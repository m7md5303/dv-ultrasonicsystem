==> flow/design.v <==
interface golden_inter_ref (clk);
parameter DATA_WIDTH = 32;
input bit clk;
logic rst_n, no_order;
logic [DATA_WIDTH-1:0] received_data;
logic [11:0] outputDAC;
modport DUT_gold (
input clk,rst_n,received_data,
output no_order,outputDAC
);
endinterface
interface sonar_inter(clk);
parameter DATA_WIDTH = 32;
parameter FIFO_DATA=25;
    input bit clk;          
    logic rst_n;                      
    logic [6:0] read_add;           
    logic [DATA_WIDTH-1:0] received_data; 
    logic rd_en;                    
    logic [FIFO_DATA-1:0] read_data; 
    logic no_order;                 
    logic [11:0] outputDAC;         
 modport dut_mp (
        input clk,
        input rst_n,
        input  read_add,
        input  received_data,
        input rd_en,
        output  read_data,
        output no_order,
        output outputDAC
    );
endinterface 
module Rec_unit (rst_n,clk,rec_en,buf_in,order_come,send_enB,AXI_OUT,order_full,sending,no_order,ramadd,valid,on,off);
parameter FIFO_DATA = 25;
parameter ORDER_IMGS = 50;
input  rst_n,clk,valid,on,off;
input  rec_en;  
input  [FIFO_DATA-1:0] buf_in;  
input order_come;  
output send_enB;  
output [FIFO_DATA-1:0] AXI_OUT;  
output order_full;  
output sending;  
output no_order;  
output [6:0] ramadd; 
reg send_enB_tmp,sending_tmp;
reg [FIFO_DATA-1:0] AXI_OUT_tmp;
reg [6:0] ramadd_tmp;
reg [2:0] order_count; 
reg [5:0] imgs_rec;  
reg [5:0] imgs_sent;  
wire finish_order; 
always @(posedge clk or negedge rst_n) begin
    if(!rst_n) begin
        order_count<=0;
    end
    else begin
        if(order_come) begin
            if(order_count==5)begin
                if(finish_order)begin
                    order_count<=4;
                end
                else begin
                order_count<=5;
                end
            end
            else if(finish_order)begin
               order_count<=order_count; 
            end
            else begin
            order_count<=order_count+1;
            end
        end
        else if(finish_order)begin
            order_count<=order_count-1;
        end
    end
end
always @(posedge clk or negedge rst_n) begin
    if(!rst_n)begin  
        send_enB_tmp<=0;
        AXI_OUT_tmp<=0;
        imgs_rec<=0;
    end
    else if (rec_en&&on&&!off&&(order_count>0)&&valid) begin
            if(imgs_rec==ORDER_IMGS)begin
                send_enB_tmp<=0;
                imgs_rec<=0;
            end
            else begin
                send_enB_tmp<=1;
                imgs_rec<=imgs_rec+1;
            end
        end
    end
always @(posedge clk or negedge rst_n) begin
    if(!rst_n) begin
        AXI_OUT_tmp<=0;
        imgs_sent<=0;
        sending_tmp<=0;
        ramadd_tmp<=0;
    end
    else if(rec_en&&on&&!off&&(order_count>0)&&valid)begin
        if(imgs_sent==ORDER_IMGS)begin
            imgs_sent<=0;
            sending_tmp<=0;
        end
        else begin
            sending_tmp<=1;
            imgs_sent=imgs_sent+1;
        end
        AXI_OUT_tmp<=buf_in;
        if(ramadd_tmp==99)begin
            ramadd_tmp<=0;
        end
        else begin
        ramadd_tmp<=ramadd_tmp+1;            
        end
    end
end
assign finish_order = (imgs_sent==ORDER_IMGS) ? 1 : 0;
assign order_full = (order_count==5)? 1 : 0;
assign send_enB = send_enB_tmp;
assign sending = sending_tmp;
assign no_order = (!rst_n) ? 1 : (order_count==0) ? 1 : 0;
assign AXI_OUT = AXI_OUT_tmp;
assign ramadd=ramadd_tmp;
endmodule  
==> Reports on Rec_unit <==
The steps from the RTL of Rec_unit to its reports follow in flow order.
Lines are those of the file above, counted from 1.
Operators: Yosys type, input widths -> output width; for muxes data width and select width s.
Library cell names are shortened.
{ "setup": {"top_module": "Rec_unit", "clock_port": "clk", "lib": "sky130hd", "lib_corner": "tt_025C_1v80"} }

==> Word level <==
Source: Yosys, flattened and elaborated, memories not mapped. Widths are those after wreduce. Registers that Yosys merges into a memory's read port (data or address) are not register bits. Print and check cells do not count. Equal cells are merged and count once.
{ "word_totals": {"register_bits": 24, "input_bits": 32, "output_inout_bits": 36, "elab_cells": 39} }
{ "op_classes": {"addsub": 5, "cmp": 1, "eq_ne": 5, "n_mux": 14, "n_reduce_logical": 8} }
{ "op_table": {"columns": ["cell", "count"], "rows": [
  ["$add 6x1->6 const B", 2],
  ["$eq 6x6->1 const B", 2],
  ["$mux 6", 2],
  ["$mux 3", 4],
  ["$add 7x1->7 const B", 1],
  ["$eq 7x7->1 const B", 1],
  ["$mux 7", 1],
  ["$mux 1", 7],
  ["$logic_and 1x1->1", 4],
  ["$add 3x1->3 const B", 1],
  ["$sub 3x1->3 const B", 1],
  ["$gt 3x1->1 const B", 1],
  ["$ne 3x2->1 const B", 1],
  ["$eq 3x3->1 const B", 1],
  ["$logic_not 3->1", 1],
  ["$reduce_and 2->1", 1],
  ["$reduce_bool 2->1", 1],
  ["$logic_not 1->1", 1]
]} }

==> Depth <==
Yosys ltp: most cells in a row. Word level: on the elaborated netlist, between registers, memories and ports. Mapped: between sequential cells and ports; inverters and the memories' decode and read muxes count.
{ "depth": {"depth_word": 5, "ABC_AREA": 0, "depth_mapped": 7, "depth_no_buf": 6} }

==> After synthesis <==
Source: synth_stat.txt of the flow (Yosys; design flattened, memories mapped). It holds for the ABC_AREA given above (unset counts as 0); a run with the other value may have another netlist.
{ "mapped": {"cell_count": 164, "area_um2": 1560.2, "seq_area_um2": 600.6, "ff_cells": 24, "buf_cells": 28} }
{ "by_type": {"columns": ["cell", "count", "type_area_um2"], "rows": [
  ["dfrtp_1", 24, 600.576],
  ["buf_4", 25, 187.68],
  ["ha_1", 10, 125.12],
  ["nand2_1", 21, 78.826],
  ["nand3_1", 11, 55.053],
  ["o21ai_0", 8, 40.038],
  ["nor2_1", 10, 37.536],
  ["inv_1", 9, 33.782],
  ["mux2_2", 3, 33.782],
  ["xor2_1", 3, 26.275],
  ["a21o_1", 3, 22.522],
  ["buf_6", 2, 22.522],
  ["nand4_4", 1, 21.27],
  ["xnor2_1", 2, 17.517],
  ["nor4bb_2", 1, 16.266],
  ["nand2b_4", 1, 13.763],
  ["and3_1", 2, 12.512],
  ["nand4_1", 2, 12.512]
]} }
Other cell types: 24; their cells: 26.

==> Path before layout <==
Source: OpenSTA report_checks on the synthesized netlist (no wires, ideal clock, input and output delay 20% of the period each), path of least setup slack; recovery checks are left aside. Register names are those of the netlist, which keeps one name where synthesis merged equal registers.
{ "synth_timing": {"kind": "register to register", "startpoint": "register order_count[0]", "endpoint": "register imgs_rec[3]", "clock_period_ns": 2.31, "t_first_pin_ns": 0.000, "t_arrival_ns": 1.360, "slack_ns": 0.827, "delay_ns": 1.483, "path_stages": 8, "period_less_setup_slack_ns": 1.483} }
"delay_ns" is the arrival time less input delay plus setup time.
"path_stages" counts driving pins, that of a launching flip-flop among them; a cell with two outputs on the path counts twice.
"period_less_setup_slack_ns" = period - worst setup slack (recovery checks aside). The figure is calculated, with input and output delays left at 20% of the set period.
Between the ends stands the longest chain of elaborated cells between them, by number of cells; it is not shown to be the way that was timed. Of several equally long chains one is given.
Each line given opens the expression or statement behind the cell; cells for indexed reads and writes are added by Yosys, which also makes memories of some case tables.
A register here has more assigning lines than the two given.
{ "synth_between": {"cell_sequence": "dfrtp_1 inv_1 ha_1 nand2b_4 and4_4 buf_6 nand4_1 xnor2_1", "elab_chain_cells": 3, "cells_between": 3} }
{ "synth_rtl": {"columns": ["element", "line_no", "rtl"], "rows": [
  ["start, declared", 50, "reg [2:0] order_count;"],
  ["start, assigned", 69, "order_count<=order_count;"],
  ["start, assigned", 72, "order_count<=order_count+1;"],
  ["$gt 3x1->1", 86, "else if (rec_en&&on&&!off&&(order_count>0)&&valid) begin"],
  ["$logic_and 1x1->1 x2", 86, null],
  ["end, assigned", 84, "imgs_rec<=0;"],
  ["end, assigned", 93, "imgs_rec<=imgs_rec+1;"],
  ["end, declared", 51, "reg [5:0] imgs_rec;"]
]} }

==> Path in the finished layout <==
Path of least setup slack in the final report of entry A (OpenROAD, finished layout, wires in). Where an end is a register, its clock arrival counts in the times.
{ "layout_timing": {"kind": "register to output", "startpoint": "register order_count[0]", "endpoint": "output order_full", "clock_period_ns": 1.7, "t_first_pin_ns": 0.27, "t_arrival_ns": 1.31, "slack_ns": 0.05, "path_stages": 5} }
Between the ends stands the longest chain of elaborated cells between them, by number of cells; it is not shown to be the way that was timed. Of several equally long chains one is given.
A register here has more assigning lines than the two given.
{ "layout_between": {"cell_sequence": "dfrtp_1 ha_1 nand2_1 inv_1 dlygate4sd2_1", "elab_chain_cells": 2, "cells_between": 2} }
{ "layout_rtl": {"columns": ["element", "line_no", "rtl"], "rows": [
  ["start, declared", 50, "reg [2:0] order_count;"],
  ["start, assigned", 69, "order_count<=order_count;"],
  ["start, assigned", 72, "order_count<=order_count+1;"],
  ["$eq 3x3->1", 123, "assign order_full = (order_count==5)? 1 : 0;"],
  ["$mux 1", 123, null],
  ["end, declared", 43, "output order_full;"]
]} }

Ticket comment

Settings and measured results of 2 stored flow runs for module Rec_unit (sky130hd), not sorted in any way. The constraints put input and output delay at 20% of the set period each and load the outputs with 0.01 pF.
"clock_period_reached_ns" = clock period - worst setup slack. The figure is calculated, with input and output delays left at 20% of the set period.
By "worst_path_ns" is meant the share of the clock period that the worst setup path is allowed (20% is reserved at inputs, 20% at outputs), minus its slack. Clock arrival times at its registers enter into it.
"power_mw" rests on the timing tool's default activity at the inputs, not on a simulated workload.
[
  {
    "run": "entry A",
    "settings": { "period_ns": 1.7, "CORE_UTILIZATION": 17, "PLACE_DENSITY_LB_ADDON": 0.22, "CORE_ASPECT_RATIO": 0.74, "CELL_PAD_IN_SITES_DETAIL_PLACEMENT": 0, "TNS_END_PERCENT": 20, "CTS_CLUSTER_SIZE": 93, "CAP_MARGIN": 0, "MIN_ROUTING_LAYER": "met2", "MAX_ROUTING_LAYER": "met5", "CORE_MARGIN": 2, "SLEW_MARGIN": 20 },
    "results": { "die_um2": 9968.7, "worst_path_ns": 1.31, "critical_path_type": "register to output", "fin_util_pct": 22.1, "clock_period_reached_ns": 1.648, "final_cell_area_um2": 2003.2, "total_negative_slack_ns": 0.000, "setup_ws_ns": 0.052, "synth_area_um2": 1560.2, "power_mw": 2.545 }
  },
  {
    "run": "entry B",
    "settings": { "period_ns": 1.94, "CORE_UTILIZATION": 65, "PLACE_DENSITY_LB_ADDON": 0.03, "CORE_ASPECT_RATIO": 0.9, "TNS_END_PERCENT": 25, "GPL_TIMING_DRIVEN": 1, "GPL_ROUTABILITY_DRIVEN": 0, "CAP_MARGIN": 15, "SLEW_MARGIN": 15, "CORE_MARGIN": 2 },
    "results": { "die_um2": 2809.0, "worst_path_ns": 1.47, "critical_path_type": "register to output", "fin_util_pct": 75.8, "clock_period_reached_ns": 1.854, "final_cell_area_um2": 1685.4, "total_negative_slack_ns": 0.000, "setup_ws_ns": 0.086, "synth_area_um2": 1560.2, "power_mw": 1.701 }
  }
]
