==> flow/design.v <==
interface golden_inter_ref (clk);
parameter DATA_WIDTH = 32;
input bit clk;
logic rst_n, no_order;
logic [DATA_WIDTH-1:0] received_data;
logic [11:0] outputDAC;
modport DUT_gold (
input clk,rst_n,received_data,
output no_order,outputDAC
);
endinterface
interface sonar_inter(clk);
parameter DATA_WIDTH = 32;
parameter FIFO_DATA=25;
    input bit clk;          
    logic rst_n;                      
    logic [6:0] read_add;           
    logic [DATA_WIDTH-1:0] received_data; 
    logic rd_en;                    
    logic [FIFO_DATA-1:0] read_data; 
    logic no_order;                 
    logic [11:0] outputDAC;         
 modport dut_mp (
        input clk,
        input rst_n,
        input  read_add,
        input  received_data,
        input rd_en,
        output  read_data,
        output no_order,
        output outputDAC
    );
endinterface 
module curam (clk,rst_n,wr_add,read_add,wr_data,read_data,wr_en,rd_en);
    input clk,rst_n,wr_en,rd_en;
    input [6:0] wr_add,read_add;
    input [24:0] wr_data;
    output [24:0] read_data;
    reg [24:0] read_data_tmp;
    reg [24:0] curam [99:0]; 
    always @(posedge clk ) begin
        if(wr_en)begin
            curam [wr_add] <=wr_data;
        end
    end
    always @(posedge clk or negedge rst_n) begin
        if(!rst_n)begin
            read_data_tmp<=0;
        end
        else begin
            if(rd_en)begin
                read_data_tmp<=curam[read_add];
            end
        end
    end
assign read_data=read_data_tmp;
endmodule
# [Reports on curam]
# What the tools print for curam, step after step.
# Lines are those of the file above, counted from 1.
# Library cell names are shortened.
# A cell with n/a has no value.
[setup] top_module="curam" clock="clk" cell_library="sky130hd" corner="tt_025C_1v80"

# [After elaboration]
# Counts by Yosys on the flattened word-level netlist (proc, flatten, opt, wreduce; memories kept). Register bits leave out memories and registers merged into their read ports (data or address); mux counts leave out enables and synchronous resets folded into registers. Print and check cells are left out. Cells with the same type and inputs are merged into one.
# Memory sizes are those after Yosys's memory passes, which may raise the word count (mostly to a power of two), join words into wider ones and drop unused or constant bits.
[bits] reg_bits=0 ram_bits=2500 clocked_rd_ports_x_width=25 memories=1 input_bits=43 wordCells=5
[classes] mux=3 reduce_logical=1
[mem_list] name="curam" size=100 width=25 read_ports=1 wr=1 line_no=40 rtl="reg [24:0] curam [99:0];"
[ops] cell="two-way mux 25 bit" count=1
[ops] cell="two-way mux 7 bit" count=1
[ops] cell="logical NOT 1 bit" count=1
[ops] cell="two-way mux 1 bit" count=1

# [Logic depth]
# Depth = most cells in a row (Yosys ltp): at word level without a register or memory, in the mapped netlist without a sequential cell, where the memories' decode and read muxes count.
[depth] depth_word=1 abc_area=0 ltp_mapped=13 mapped_depth_nobuf=6

# [Mapped cells and area]
# Yosys stat after the flow's synthesis: flattened, memories mapped to cells. It holds for the ABC_AREA given above (unset counts as 0); a run with the other value may have another netlist.
[synth_totals] cell_count=4302 area_um2=97352.1 seqArea_um2=75697.6 ffs=2525 n_buf=235
[types] type="edfxtp_1" count=2500 type_area_um2=75072
[types] type="mux4_2" count=604 type_area_um2=1.36E+04
[types] type="mux2i_1" count=207 type_area_um2=2.07E+03
[types] type="dfrtp_1" count=25 type_area_um2=625.6
[types] type="nor2_1" count=153 type_area_um2=574.301
[types] type="nand2_1" count=116 type_area_um2=435.418
[types] type="buf_6" count=35 type_area_um2=394.128
[types] type="buf_2" count=69 type_area_um2=345.331
[types] type="mux4_1" count=12 type_area_um2=315.302
[types] type="a22oi_1" count=36 type_area_um2=270.259
[types] type="clkbuf_1" count=71 type_area_um2=266.506
[types] type="buf_4" count=32 type_area_um2=240.23
[types] type="a21oi_1" count=47 type_area_um2=235.226
[types] type="mux2_2" count=19 type_area_um2=213.955
[types] type="o21ai_0" count=40 type_area_um2=200.192
[types] type="nor2b_1" count=31 type_area_um2=193.936
[types] type="a211oi_1" count=23 type_area_um2=172.666
[types] type="buf_8" count=11 type_area_um2=165.158
# Not listed: further types 48, cells in them 271.

# [Timing after synthesis]
# Path of least setup slack by OpenSTA after synthesis, without wires, with an ideal clock, recovery checks aside; 20% of the period is set as input and as output delay. Where synthesis merged equal registers, the netlist keeps one of their names.
[synth_path] path_type="in2reg" startpoint="input port wr_add[6]" endpoint="memory curam[64][0]" period_ps=3590 input_delay_ps=718 arrival_ps=2917 required_ps=3152 path_slack_ps=234 delay_ps=2637 stages=3 path_buffers=0 synth_period_reached_ps=3356
# "delay_ps" = arrival - input delay + setup time.
# "stages" counts driving pins, that of a launching flip-flop among them; a cell with two outputs on the path counts twice.
# "synth_period_reached_ps" = period - worst setup slack (recovery checks aside). The figure is calculated, with input and output delays left at 20% of the set period.
# The rows between start and end are the longest chain of elaborated cells between them; the timing report does not say that the signal goes this way. Where chains are equally long, one stands for them.
# Each line given opens the expression or statement behind the cell; cells for indexed reads and writes are added by Yosys, which also makes memories of some case tables.
[synth_between] path_cell_list="nor2b_1 nand4b_1 nor3_1" elab_chain_len=1 cells_between=1
[synth_lines] element="from (decl)" line_no=36 rtl="input [6:0] wr_add,read_add;"
[synth_lines] element="two-way mux 7 bit" line_no=42 rtl="if(wr_en)begin"
[synth_lines] element="to (decl)" line_no=40 rtl="reg [24:0] curam [99:0];"

# [Path in the finished layout]
# Path of least setup slack in the final report of flow run A (OpenROAD, finished layout, wires in). Where an end is a register, its clock arrival counts in the times.
# The report prints the path's times to 10 ps; the period is as set.
[layout_path] path_type="reg2reg" startpoint="memory curam[7][1]" endpoint="register read_data_tmp[1]" period_ps=1970 arrival_ps=3170 required_ps=2720 path_slack_ps=-450 stages=6 path_buffers=1
[layout_between] path_cell_list="edfxtp_1 mux4_2 mux4_2 a211oi_4 buf_4 a211oi_1"
[layout_lines] element="from (decl)" line_no=40 rtl="reg [24:0] curam [99:0];"
[layout_lines] element="to (decl)" line_no=39 rtl="reg [24:0] read_data_tmp;"
# Chain of elaborated cells between the ends: none given.

# Flow runs of curam

Measured data: module curam, platform sky130hd, 2 stored runs of the flow under differing settings, order arbitrary. Input and output delays are each 20% of the period that was set; the output load is 0.01 pF.
"period_less_ws_ps" is the run's clock period less its worst setup slack. It is reckoned from that one timing run; input and output delays stay at 20% of the period that was set.
"critical_path_time_ps" means the part of the period allowed to the worst setup path (the constraints hold back 20% at inputs and 20% at outputs) less its slack; where the path has registers, the arrival times of their clocks count too.
"power_total_uw" is the tool's figure for a default switching activity; nothing was simulated.
"critical_path_time_ps" is known to 10 ps.

[flow] flow run A: files
==> flow/run.sh <==
#!/bin/bash
# the make line also repeats the synthesis and layout settings of config.mk as NAME=value (left out here)
make -C /OpenROAD-flow-scripts/flow DESIGN_CONFIG=/design/flow/config.mk WORK_HOME=/design/flow/orfs CLKGATE_MAP_FILE= finish
==> flow/config.mk <==
export PLATFORM = sky130hd
export DESIGN_NAME = curam
export DESIGN_NICKNAME = curam
export VERILOG_FILES = /design/flow/design.v
export SDC_FILE = /design/flow/constraint.sdc
export NUM_CORES = 4
export LEC_CHECK = 0
export CAP_MARGIN = 20
export CORE_ASPECT_RATIO = 0.86
export CORE_MARGIN = 2
export CORE_UTILIZATION = 52
export GPL_ROUTABILITY_DRIVEN = 1
export HOLD_SLACK_MARGIN = 0.05
export PLACE_DENSITY = 0.54
export SLEW_MARGIN = 20
export TNS_END_PERCENT = 45
==> flow/constraint.sdc <==
create_clock -name core_clock -period 1.97 [get_ports {clk}]
set_input_delay 0.3940 -clock core_clock [delete_from_list [all_inputs] [get_ports {clk}]]
set_output_delay 0.3940 -clock core_clock [all_outputs]
set_load 0.01 [all_outputs]

[flow] flow run A: metrics
[metrics] finish.stdcell_area_um2 = 118196.0
[metrics] synthArea_um2 = 97352.1
[metrics] util_frac = 0.634
[metrics] holdWs_ps = 68
[metrics] critical_path_time_ps = 2420
[metrics] critical_path_type = reg2reg
[metrics] design_die_area_um2 = 190703.0
[metrics] period_less_ws_ps = 2420
[metrics] timing.setup.ws_ps = -450
[metrics] power_total_uw = 112142

[flow] flow run B: files
==> flow/run.sh <==
#!/bin/bash
# the make line also repeats the synthesis and layout settings of config.mk as NAME=value (left out here)
make -C /OpenROAD-flow-scripts/flow DESIGN_CONFIG=/design/flow/config.mk WORK_HOME=/design/flow/orfs CLKGATE_MAP_FILE= finish
==> flow/config.mk <==
export PLATFORM = sky130hd
export DESIGN_NAME = curam
export DESIGN_NICKNAME = curam
export VERILOG_FILES = /design/flow/design.v
export SDC_FILE = /design/flow/constraint.sdc
export NUM_CORES = 4
export LEC_CHECK = 0
export CAP_MARGIN = 20
export CORE_MARGIN = 2
export CORE_UTILIZATION = 40
export SETUP_SLACK_MARGIN = 0.53
export SLEW_MARGIN = 20
==> flow/constraint.sdc <==
create_clock -name core_clock -period 3.35 [get_ports {clk}]
set_input_delay 0.6700 -clock core_clock [delete_from_list [all_inputs] [get_ports {clk}]]
set_output_delay 0.6700 -clock core_clock [all_outputs]
set_load 0.01 [all_outputs]

[flow] flow run B: metrics
[metrics] holdWs_ps = 177
[metrics] util_frac = 0.477
[metrics] finish.stdcell_area_um2 = 115799.0
[metrics] design_die_area_um2 = 247342.0
[metrics] timing.setup.ws_ps = 555
[metrics] power_total_uw = 68019
[metrics] critical_path_time_ps = 2130
[metrics] critical_path_type = reg2out
[metrics] period_less_ws_ps = 2795
[metrics] synthArea_um2 = 97352.1
